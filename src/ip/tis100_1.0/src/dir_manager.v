==> flow/design.v <==
`timescale 1ns / 1ps
module dir_manager(
        input clk,
        input reset,
        input [2:0] src,
        input [2:0] dst,
        input signed [10:0] left_in_data,
        input left_in_valid,
        output left_in_ready,
        input signed [10:0] right_in_data,
        input right_in_valid,
        output right_in_ready,
        input signed [10:0] up_in_data,
        input up_in_valid,
        output up_in_ready,
        input signed [10:0] down_in_data,
        input down_in_valid,
        output down_in_ready,
        output signed [10:0] left_out_data,
        output left_out_valid,
        input left_out_ready,
        output signed [10:0] right_out_data,
        output right_out_valid,
        input right_out_ready,
        output signed [10:0] up_out_data,
        output up_out_valid,
        input up_out_ready,
        output signed [10:0] down_out_data,
        output down_out_valid,
        input down_out_ready,
        output clk_en,
        output signed [10:0] dir_src_data,
        input signed [10:0] dir_dst_data
    );
    localparam OP_NOP = 4'd0;
localparam OP_MOV = 4'd1;
localparam OP_SWP = 4'd2;
localparam OP_SAV = 4'd3;
localparam OP_ADD = 4'd4;
localparam OP_SUB = 4'd5;
localparam OP_NEG = 4'd6;
localparam OP_JMP = 4'd7;
localparam OP_JEZ = 4'd8;
localparam OP_JNZ = 4'd9;
localparam OP_JGZ = 4'd10;
localparam OP_JLZ = 4'd11;
localparam OP_JRO = 4'd12;
localparam TARGET_NIL = 3'd0;
localparam TARGET_ACC = 3'd1;
localparam TARGET_UP = 3'd2;
localparam TARGET_DOWN = 3'd3;
localparam TARGET_LEFT = 3'd4;
localparam TARGET_RIGHT = 3'd5;
localparam TARGET_ANY = 3'd6;
localparam TARGET_LAST = 3'd7;
localparam IN_MUX_SEL_CONST = 2'd0;
localparam IN_MUX_SEL_ACC = 2'd1;
localparam IN_MUX_SEL_DIR = 2'd2;
localparam OUT_MUX_SEL_IN = 1'd0;
localparam OUT_MUX_SEL_ALU = 1'd1;
localparam INSTR_ALU_ADD = 2'b00;
localparam INSTR_ALU_SUB = 2'b01;
localparam INSTR_ALU_NEG = 2'b10;
localparam INSTR_REG_READ = 2'b00;
localparam INSTR_REG_WRITE = 2'b01;
localparam INSTR_REG_SWP = 2'b10;
localparam INSTR_REG_SAV = 2'b11;
    localparam STATE_SRC = 1'd0;
    localparam STATE_DST = 1'd1;
    function is_dir_target;
    input [2:0] target;
    begin
        is_dir_target = target >= TARGET_UP;
    end
    endfunction
    reg state;
    wire perform_in;
    wire perform_out;
    reg signed [10:0] dir_src_data_reg;
    wire signed [10:0] dir_dst_data_internal;
    wire signed [10:0] dir_src_data_internal;
    wire [2:0] src_sel;
    wire src_waiting;
    wire stall_read;
    wire dst_available;
    assign clk_en = (!stall_read && state == STATE_SRC && !perform_out) || (state == STATE_DST && dst_available);
    assign perform_in = is_dir_target(src);
    assign src_waiting = state == STATE_SRC && perform_in;
    assign left_in_ready = src_waiting && src == TARGET_LEFT;
    assign right_in_ready = src_waiting && src == TARGET_RIGHT;
    assign up_in_ready = src_waiting && src == TARGET_UP;
    assign down_in_ready = src_waiting && src == TARGET_DOWN;
    assign src_sel = (src == TARGET_LEFT && left_in_valid) ? 3'b100 :
                     (src == TARGET_RIGHT && right_in_valid) ? 3'b101 :
                     (src == TARGET_UP && up_in_valid) ? 3'b110 :
                     (src == TARGET_DOWN && down_in_valid) ? 3'b111 :
                     3'b0;
    assign dir_src_data_internal = (src_sel[1:0] == 2'b00) ? left_in_data :
                                   (src_sel[1:0] == 2'b01) ? right_in_data :
                                   (src_sel[1:0] == 2'b10) ? up_in_data :
                                   down_in_data;
    assign stall_read = src_waiting && !src_sel[2];
    assign dir_src_data = (state == STATE_SRC) ? dir_src_data_internal : dir_src_data_reg;
    assign dir_dst_data_internal = (!perform_in) ? dir_dst_data : dir_src_data_reg;
    assign perform_out = is_dir_target(dst);
    assign left_out_data = dir_dst_data_internal;
    assign left_out_valid = state == STATE_DST && dst == TARGET_LEFT;
    assign right_out_data = dir_dst_data_internal;
    assign right_out_valid = state == STATE_DST && dst == TARGET_RIGHT;
    assign up_out_data = dir_dst_data_internal;
    assign up_out_valid = state == STATE_DST && dst == TARGET_UP;
    assign down_out_data = dir_dst_data_internal;
    assign down_out_valid = state == STATE_DST && dst == TARGET_DOWN;
    assign dst_available = (dst == TARGET_LEFT && left_out_ready) ||
                           (dst == TARGET_RIGHT && right_out_ready) ||
                           (dst == TARGET_UP && up_out_ready) ||
                           (dst == TARGET_DOWN && down_out_ready);
    always @ (posedge clk)
    begin
        if (reset)
        begin
            state <= STATE_SRC;
            dir_src_data_reg <= 'd0;
        end
        else
        begin
            if (state == STATE_SRC && perform_out && !stall_read)
            begin
                state <= STATE_DST;
                dir_src_data_reg <= dir_src_data_internal;
            end
            else if (state == STATE_DST && dst_available)
            begin
                state <= STATE_SRC;
            end
        end
    end
endmodule
# [From RTL to reports: dir_manager]
# The steps from the RTL of dir_manager to its reports follow in flow order.
# Lines are those of the file above, counted from 1.
# A cell with - has no value.
[inputs] top_module="dir_manager" clock_port="clk" lib="sky130hd" lib_corner="tt_025C_1v80"

# [Elaborated design]
# Yosys after proc, flatten, opt, wreduce and memory -nomap, before mapping. Memory bits, and registers merged into a memory's read port (data or address), are not among the register bits. Print and check cells are not counted. Equal cells are merged and count once.
[bits] reg_bits=12 latchBits=0 ramBits=0 rom_bits=0 clocked_rd_ports_x_width=0 mem_count=0 input_bits=71 out_inout_bits=64 word_cells=58
[classes] add_sub_neg=0 mul=0 div=0 cmp=2 n_eq=10 shifts=0 n_mux=11 n_logic=1 reduce_logical=32
[op_table] operator="11-bit two-way mux" n=5
[op_table] operator="1-bit logical AND" n=23
[op_table] operator="3-bit by 2-bit == test with 1-bit output (second input constant)" n=4
[op_table] operator="3-bit == test (second input constant)" n=4
[op_table] operator="3-bit two-way mux" n=4
[op_table] operator="3-bit by 2-bit >= comparator with 1-bit output (second input constant)" n=2
[op_table] operator="1-bit logical OR" n=4
[op_table] operator="1-bit zero test" n=3
[op_table] operator="2-bit by 1-bit == test with 1-bit output (second input constant)" n=1
[op_table] operator="2-bit == test (second input constant)" n=1
[op_table] operator="2-bit zero test" n=1
[op_table] operator="2-bit nonzero test" n=1
[op_table] operator="1-bit two-way mux" n=2
[op_table] operator="1-bit NOT" n=1

# [Longest topological paths]
# Yosys ltp: most cells in a row. Word level: on the elaborated netlist, between registers, memories and ports. Mapped: between sequential cells and ports; inverters and the memories' decode and read muxes count.
[logic_depth] ltp_word=12 ABC_AREA=0 mapped_depth=7 ltp_nobuf=4

# [Netlist]
# Yosys stat after the flow's synthesis: flattened, memories mapped to cells. It holds for the ABC_AREA given above (unset counts as 0); a run with the other value may have another netlist.
[synth_totals] stdcells=196 mapped_area_um2=1635.3 sequential_area_um2=240.2 ff_cells=12
[by_type] cell="sky130_fd_sc_hd__mux2_2" n=23 type_area_um2=258.998
[by_type] cell="sky130_fd_sc_hd__buf_4" n=33 type_area_um2=247.738
[by_type] cell="sky130_fd_sc_hd__dfxtp_1" n=12 type_area_um2=240.23
[by_type] cell="sky130_fd_sc_hd__o211a_1" n=11 type_area_um2=110.106
[by_type] cell="sky130_fd_sc_hd__o2bb2ai_1" n=11 type_area_um2=96.342
[by_type] cell="sky130_fd_sc_hd__a22oi_1" n=11 type_area_um2=82.579
[by_type] cell="sky130_fd_sc_hd__nand3b_1" n=11 type_area_um2=82.579
[by_type] cell="sky130_fd_sc_hd__or3_1" n=12 type_area_um2=75.072
[by_type] cell="sky130_fd_sc_hd__a21oi_1" n=14 type_area_um2=70.067
[by_type] cell="sky130_fd_sc_hd__or3b_2" n=8 type_area_um2=70.067
[by_type] cell="sky130_fd_sc_hd__buf_2" n=11 type_area_um2=55.053
[by_type] cell="sky130_fd_sc_hd__or3b_1" n=3 type_area_um2=26.275
[by_type] cell="sky130_fd_sc_hd__and3_1" n=4 type_area_um2=25.024
[by_type] cell="sky130_fd_sc_hd__buf_6" n=2 type_area_um2=22.522
[by_type] cell="sky130_fd_sc_hd__nor2_1" n=5 type_area_um2=18.768
[by_type] cell="sky130_fd_sc_hd__nor2b_1" n=3 type_area_um2=18.768
[by_type] cell="sky130_fd_sc_hd__a221oi_1" n=2 type_area_um2=17.517
[by_type] cell="sky130_fd_sc_hd__a211oi_2" n=1 type_area_um2=12.512
# Other cell types: 13; their cells: 19.

# [Worst setup path after synthesis]
# OpenSTA on the mapped netlist: ideal clock, no wires. The path of least setup slack (recovery checks aside). Input and output delay are each 20% of the period. Register names are those of the netlist, which keeps one name where synthesis merged equal registers.
[synth_timing] kind="input port to output port" from="input port src[0]" to="output port dir_src_data[3]" tclk_ps=3340 in_delay_ps=668 launch_ps=668 arrival_time_ps=1767 path_slack_ps=905 path_delay_ps=1099 driving_pins=6 path_buffers=2 synth_period_reached_ps=2435
# "path_delay_ps" is the arrival time less input delay plus setup time.
# A path that ends at an output port has no setup time.
# "driving_pins" counts driving pins, that of a launching flip-flop among them; a cell with two outputs on the path counts twice.
# "synth_period_reached_ps" = period - worst setup slack (recovery checks aside). The figure is calculated, with input and output delays left at 20% of the set period.
# The rows between start and end are the longest chain of elaborated cells between them; the timing report does not say that the signal goes this way. Where chains are equally long, one stands for them.
# Each line given opens the expression or statement behind the cell; cells for indexed reads and writes are added by Yosys, which also makes memories of some case tables.
[synth_between] cell_sequence="sky130_fd_sc_hd__buf_6 > sky130_fd_sc_hd__buf_6 > sky130_fd_sc_hd__or3b_1 > sky130_fd_sc_hd__a21oi_1 > sky130_fd_sc_hd__o2bb2ai_1 > sky130_fd_sc_hd__mux2_2" elab_chain_cells=11 cells_between=19
[synth_lines] element="start, declared" line_no=5 text="input [2:0] src,"
[synth_lines] element="3-bit by 2-bit == test with 1-bit output" line_no=96
[synth_lines] element="1-bit logical AND" line_no=96
[synth_lines] element="3-bit two-way mux" line_no=96
[synth_lines] element="3-bit two-way mux" line_no=95
[synth_lines] element="3-bit two-way mux" line_no=94
[synth_lines] element="3-bit two-way mux" line_no=93
[synth_lines] element="2-bit == test" line_no=100 text="(src_sel[1:0] == 2'b10) ? up_in_data :"
[synth_lines] element="11-bit two-way mux" line_no=100
[synth_lines] element="11-bit two-way mux" line_no=99 text="(src_sel[1:0] == 2'b01) ? right_in_data :"
[synth_lines] element="11-bit two-way mux" line_no=98 text="assign dir_src_data_internal = (src_sel[1:0] == 2'b00) ? left_in_data :"
[synth_lines] element="11-bit two-way mux" line_no=103 text="assign dir_src_data = (state == STATE_SRC) ? dir_src_data_internal : dir_src_data_reg;"
[synth_lines] element="end, declared" line_no=32 text="output signed [10:0] dir_src_data,"

# [Path in the finished layout]
# Path of least setup slack in the final report of stored run 1 (OpenROAD, finished layout, wires in). Where an end is a register, its clock arrival counts in the times.
# The report prints the path's times to 10 ps; the period is as set.
[layout_timing] kind="input port to output port" from="input port src[0]" to="output port dir_src_data[9]" tclk_ps=3270 in_delay_ps=650 launch_ps=650 arrival_time_ps=2500 path_slack_ps=120 driving_pins=7 path_buffers=3
# The rows between start and end are the longest chain of elaborated cells between them; the timing report does not say that the signal goes this way. Where chains are equally long, one stands for them.
[layout_between] cell_sequence="sky130_fd_sc_hd__dlygate4sd2_1 > sky130_fd_sc_hd__buf_12 > sky130_fd_sc_hd__or3b_2 > sky130_fd_sc_hd__a21oi_1 > sky130_fd_sc_hd__o2bb2ai_1 > sky130_fd_sc_hd__mux2_2 > sky130_fd_sc_hd__dlygate4sd2_1" elab_chain_cells=11 cells_between=19
[layout_lines] element="start, declared" line_no=5 text="input [2:0] src,"
[layout_lines] element="3-bit by 2-bit == test with 1-bit output" line_no=96
[layout_lines] element="1-bit logical AND" line_no=96
[layout_lines] element="3-bit two-way mux" line_no=96
[layout_lines] element="3-bit two-way mux" line_no=95
[layout_lines] element="3-bit two-way mux" line_no=94
[layout_lines] element="3-bit two-way mux" line_no=93
[layout_lines] element="2-bit == test" line_no=100 text="(src_sel[1:0] == 2'b10) ? up_in_data :"
[layout_lines] element="11-bit two-way mux" line_no=100
[layout_lines] element="11-bit two-way mux" line_no=99 text="(src_sel[1:0] == 2'b01) ? right_in_data :"
[layout_lines] element="11-bit two-way mux" line_no=98 text="assign dir_src_data_internal = (src_sel[1:0] == 2'b00) ? left_in_data :"
[layout_lines] element="11-bit two-way mux" line_no=103 text="assign dir_src_data = (state == STATE_SRC) ? dir_src_data_internal : dir_src_data_reg;"
[layout_lines] element="end, declared" line_no=32 text="output signed [10:0] dir_src_data,"

==> results <==
Top module dir_manager; platform sky130hd; tools Yosys and OpenROAD; 2 stored runs in no particular order. Input and output delays are each 20% of the period that was set; the output load is 0.01 pF.
"achieved_clock_period_ps" means the clock period less the worst setup slack. The figure is calculated, with input and output delays left at 20% of the set period.
"worst_path_allowed_less_slack_ps" means the part of the period allowed to the worst setup path (the constraints hold back 20% at inputs and 20% at outputs) less its slack; where the path has registers, the arrival times of their clocks count too.
"total_power_w" is the tool's figure for a default switching activity; nothing was simulated.
"worst_path_allowed_less_slack_ps" is given in steps of 10 ps.

[flow] stored run 1: files
==> flow/run.sh <==
#!/bin/bash
# the make line also repeats the synthesis and layout settings of config.mk as NAME=value (left out here)
make -C /OpenROAD-flow-scripts/flow DESIGN_CONFIG=/design/flow/config.mk WORK_HOME=/design/flow/orfs CLKGATE_MAP_FILE= finish
==> flow/config.mk <==
export PLATFORM = sky130hd
export DESIGN_NAME = dir_manager
export DESIGN_NICKNAME = dir_manager
export VERILOG_FILES = /design/flow/design.v
export SDC_FILE = /design/flow/constraint.sdc
export NUM_CORES = 4
export LEC_CHECK = 0
export CAP_MARGIN = 20
export CELL_PAD_IN_SITES_DETAIL_PLACEMENT = 1
export CELL_PAD_IN_SITES_GLOBAL_PLACEMENT = 0
export CORE_MARGIN = 3
export CORE_UTILIZATION = 25
export CTS_CLUSTER_DIAMETER = 63
export GPL_ROUTABILITY_DRIVEN = 1
export GPL_TIMING_DRIVEN = 1
export MIN_ROUTING_LAYER = met2
export PLACE_DENSITY = 0.82
export SETUP_SLACK_MARGIN = 0.09
export SLEW_MARGIN = 20
export TNS_END_PERCENT = 45
==> flow/constraint.sdc <==
create_clock -name core_clock -period 3.27 [get_ports {clk}]
set_input_delay 0.6540 -clock core_clock [delete_from_list [all_inputs] [get_ports {clk}]]
set_output_delay 0.6540 -clock core_clock [all_outputs]
set_load 0.01 [all_outputs]

[flow] stored run 1: metrics
[metrics] finish.utilization_frac = 0.49
[metrics] total_die_area_um2 = 7548.1
[metrics] hold_ws_ps = 609
[metrics] worst_path_allowed_less_slack_ps = 1850
[metrics] timing.worst_path_kind = input port to output port
[metrics] timing.setup.ws_ps = 117
[metrics] yosys.chip_area_um2 = 1635.3
[metrics] total_power_w = 0.0008555
[metrics] achieved_clock_period_ps = 3153
[metrics] tns_setup_ps = 0
[metrics] final_stdcell_area_um2 = 3004.1

[flow] stored run 2: files
==> flow/run.sh <==
#!/bin/bash
# the make line also repeats the synthesis and layout settings of config.mk as NAME=value (left out here)
make -C /OpenROAD-flow-scripts/flow DESIGN_CONFIG=/design/flow/config.mk WORK_HOME=/design/flow/orfs CLKGATE_MAP_FILE= finish
==> flow/config.mk <==
export PLATFORM = sky130hd
export DESIGN_NAME = dir_manager
export DESIGN_NICKNAME = dir_manager
export VERILOG_FILES = /design/flow/design.v
export SDC_FILE = /design/flow/constraint.sdc
export NUM_CORES = 4
export LEC_CHECK = 0
export CAP_MARGIN = 20
export CELL_PAD_IN_SITES_DETAIL_PLACEMENT = 2
export CORE_ASPECT_RATIO = 1.27
export CORE_MARGIN = 2
export CORE_UTILIZATION = 44
export CTS_CLUSTER_DIAMETER = 321
export CTS_CLUSTER_SIZE = 97
export MAX_ROUTING_LAYER = met5
export PLACE_DENSITY_LB_ADDON = 0.07
export SETUP_SLACK_MARGIN = 0.63
export SLEW_MARGIN = 20
==> flow/constraint.sdc <==
create_clock -name core_clock -period 3.41 [get_ports {clk}]
set_input_delay 0.6820 -clock core_clock [delete_from_list [all_inputs] [get_ports {clk}]]
set_output_delay 0.6820 -clock core_clock [all_outputs]
set_load 0.01 [all_outputs]

[flow] stored run 2: no results, placement failed with DPL-0033
